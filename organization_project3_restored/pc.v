==> flow/design.v <==
module pc(clock,out); 
input clock; 
output [31:0] out; 
reg [31:0] next; 
 initial next = 32'b0; 
  always @(posedge clock) 
    begin 
        next = next + 1'b1; 
      end 
  assign out = next; 
endmodule 
From RTL to reports: pc
What the tools print for pc, step after step.
Line numbers count from 1 in the design file above.
Library cell names are shortened.
{"block": "design", "top": "pc", "clock": "clock", "lib": "sky130hd", "lib_corner": "tt_025C_1v80"}

Word level
Yosys after proc, flatten, opt, wreduce and memory -nomap, before mapping. Enables and synchronous resets that opt folds into registers are not counted as muxes. Memory bits, and registers merged into a memory's read port (data or address), are not among the register bits. Print and check cells are not counted. Equal cells are merged and count once.
{"block": "bits", "regBits": 32, "in_bits": 1, "output_inout_bits": 32, "wordCells": 2}
{"block": "classes", "n_addsub": 1}
{"block": "op_table", "cell": "adder 32 x 1 -> 32 bit with constant B", "count": 1}

Depth
Longest topological path by Yosys (ltp), each cell counted once; first at word level (registers and memories cut), then after technology mapping (sequential cells cut; the memories' decode and read muxes count).
{"block": "logic_depth", "ltp_word": 1, "abc_area": 0, "mapped_depth": 6, "mapped_depth_nobuf": 5}

After synthesis
The flow's flattened synthesis, as Yosys stat reports it; memories are mapped. The netlist is that of the ABC_AREA named above (0 if unset); the other value can give another one.
Totals and module areas in this step are rounded.
{"block": "mapped", "cells": 127, "synth_area_um2": 1320, "seqArea_um2": 641, "ffs": 32, "buf_cells": 4}
{"block": "by_type", "cell_type": "dfxtp_1", "count": 32, "type_area_um2": 640.614}
{"block": "by_type", "cell_type": "xor2_1", "count": 20, "type_area_um2": 175.168}
{"block": "by_type", "cell_type": "xnor2_1", "count": 10, "type_area_um2": 87.584}
{"block": "by_type", "cell_type": "nor4_2", "count": 5, "type_area_um2": 62.56}
{"block": "by_type", "cell_type": "nand3_1", "count": 10, "type_area_um2": 50.048}
{"block": "by_type", "cell_type": "and4_1", "count": 4, "type_area_um2": 35.034}
{"block": "by_type", "cell_type": "nand2_1", "count": 9, "type_area_um2": 33.782}
{"block": "by_type", "cell_type": "nor4_1", "count": 4, "type_area_um2": 25.024}
{"block": "by_type", "cell_type": "nor2_1", "count": 6, "type_area_um2": 22.522}
{"block": "by_type", "cell_type": "nor4_4", "count": 1, "type_area_um2": 21.27}
{"block": "by_type", "cell_type": "nand3_2", "count": 2, "type_area_um2": 20.019}
{"block": "by_type", "cell_type": "nor3_1", "count": 4, "type_area_um2": 20.019}
{"block": "by_type", "cell_type": "inv_1", "count": 5, "type_area_um2": 18.768}
{"block": "by_type", "cell_type": "nand4_1", "count": 3, "type_area_um2": 18.768}
{"block": "by_type", "cell_type": "and3_1", "count": 2, "type_area_um2": 12.512}
{"block": "by_type", "cell_type": "ha_1", "count": 1, "type_area_um2": 12.512}
{"block": "by_type", "cell_type": "buf_6", "count": 1, "type_area_um2": 11.261}
{"block": "by_type", "cell_type": "or3_4", "count": 1, "type_area_um2": 11.261}
Other cell types: 6; their cells: 7.

Path before layout
Source: OpenSTA report_checks on the synthesized netlist (no wires, ideal clock, input and output delay 20% of the period each), path of least setup slack; recovery checks are left aside. Register names are those of the netlist, which keeps one name where synthesis merged equal registers.
{"block": "synth_path", "path_type": "flip-flop to flip-flop", "startpoint": "reg next[0]", "endpoint": "reg next[24]", "clock_period_ns": 2.16, "setup_ns": 0.134, "launch_ns": 0.000, "arrival_time_ns": 1.534, "required_time_ns": 2.026, "setup_slack_ns": 0.492, "delay_ns": 1.668, "driving_pins": 7, "path_buffers": 1, "synth_period_reached_ns": 1.668}
"delay_ns" is the arrival time less input delay plus setup time.
"driving_pins": output pins that drive a net of the path, with the launching flip-flop's if there is one; two outputs of one cell count as two.
"synth_period_reached_ns" = period - worst setup slack (recovery checks aside). The figure is calculated, with input and output delays left at 20% of the set period.
Between the ends stands the longest chain of elaborated cells between them, by number of cells; it is not shown to be the way that was timed. Of several equally long chains one is given.
A line is the first line of the expression or statement that the cell stems from. Yosys adds cells for indexed reads and writes and turns some case tables into memories.
{"block": "synth_via", "path_cell_list": "dfxtp_1 -> ha_1 -> nand3_1 -> or3_1 -> buf_2 -> nor4_1 -> xor2_1", "elab_chain_len": 1, "cells_between": 1, "lines_between": 1, "cone_classes": "add/sub: 1"}
{"block": "synth_rtl", "element": "start, declared", "line": 4, "text": "reg [31:0] next;"}
{"block": "synth_rtl", "element": "start, assigned", "line": 8, "text": "next = next + 1'b1;"}
{"block": "synth_rtl", "element": "adder 32 x 1 -> 32 bit", "line": 8}
{"block": "synth_rtl", "element": "end, assigned", "line": 8}
{"block": "synth_rtl", "element": "end, declared", "line": 4}

Timing after layout
Path of least setup slack in the final report of run 1 (OpenROAD, finished layout, wires in). Where an end is a register, its clock arrival counts in the times.
{"block": "layout_path", "path_type": "flip-flop to output port", "startpoint": "reg next[0]", "endpoint": "out out[0]", "clock_period_ns": 1.74, "out_delay_ns": 0.35, "launch_ns": 0.33, "arrival_time_ns": 1.39, "required_time_ns": 1.39, "setup_slack_ns": 0.00, "driving_pins": 3, "path_buffers": 2}
{"block": "layout_via", "path_cell_list": "dfxtp_1 -> buf_4 -> clkdlybuf4s50_1", "elab_chain_len": 0, "cells_between": 0, "lines_between": 0}
{"block": "layout_rtl", "element": "start, declared", "line": 4, "text": "reg [31:0] next;"}
{"block": "layout_rtl", "element": "start, assigned", "line": 8, "text": "next = next + 1'b1;"}
{"block": "layout_rtl", "element": "end, declared", "line": 3, "text": "output [31:0] out;"}

Hand-over note for pc

Top module pc; platform sky130hd; tools Yosys and OpenROAD; 2 stored runs in no particular order. Input and output delays are each 20% of the period that was set; the output load is 0.01 pF.
"clock_period_reached_ns": clock period set for the run, less the worst setup slack. It is reckoned from that one timing run; input and output delays stay at 20% of the period that was set.
"worstPathTime_ns" is the time allowed to the run's worst setup path (the clock period less input and output delay, where it has them) less its slack. Clock arrival times count: a late capture clock shortens it, a late launch clock lengthens it.
"total_power_w": no workload was simulated; the value follows from the tool's default switching activity.
The measured numbers are rounded.

{"run": "run 1", "settings": { "period_ns": 1.74, "SETUP_SLACK_MARGIN": -0.17, "CAP_MARGIN": 20, "CORE_MARGIN": 2, "CORE_UTILIZATION": 40, "SLEW_MARGIN": 20 }, "results": { "worstPathTime_ns": 1.39, "worst_path_kind": "flip-flop to output port", "die_area_um2": 3770, "layout_utilization_frac": 0.572, "yosys.chip_area_um2": 1320, "fin_tns_ns": -0.001, "fin_ws_ns": -0.001, "clock_period_reached_ns": 1.741, "total_power_w": 0.00117, "hold_ws_ns": 0.463, "finish.stdcell_area_um2": 1780 }}
{"run": "run 2", "settings": { "period_ns": 2.79, "CORE_UTILIZATION": 58, "SETUP_SLACK_MARGIN": 0.3, "PLACE_DENSITY_LB_ADDON": 0.18, "CELL_PAD_IN_SITES_GLOBAL_PLACEMENT": 1, "CELL_PAD_IN_SITES_DETAIL_PLACEMENT": 1, "TNS_END_PERCENT": 30, "CTS_CLUSTER_DIAMETER": 328, "MIN_ROUTING_LAYER": "met2", "CAP_MARGIN": 20, "CORE_MARGIN": 2, "SLEW_MARGIN": 20 }, "outcome": "stopped before the end: placement reported FLW-0024"}

End of note.
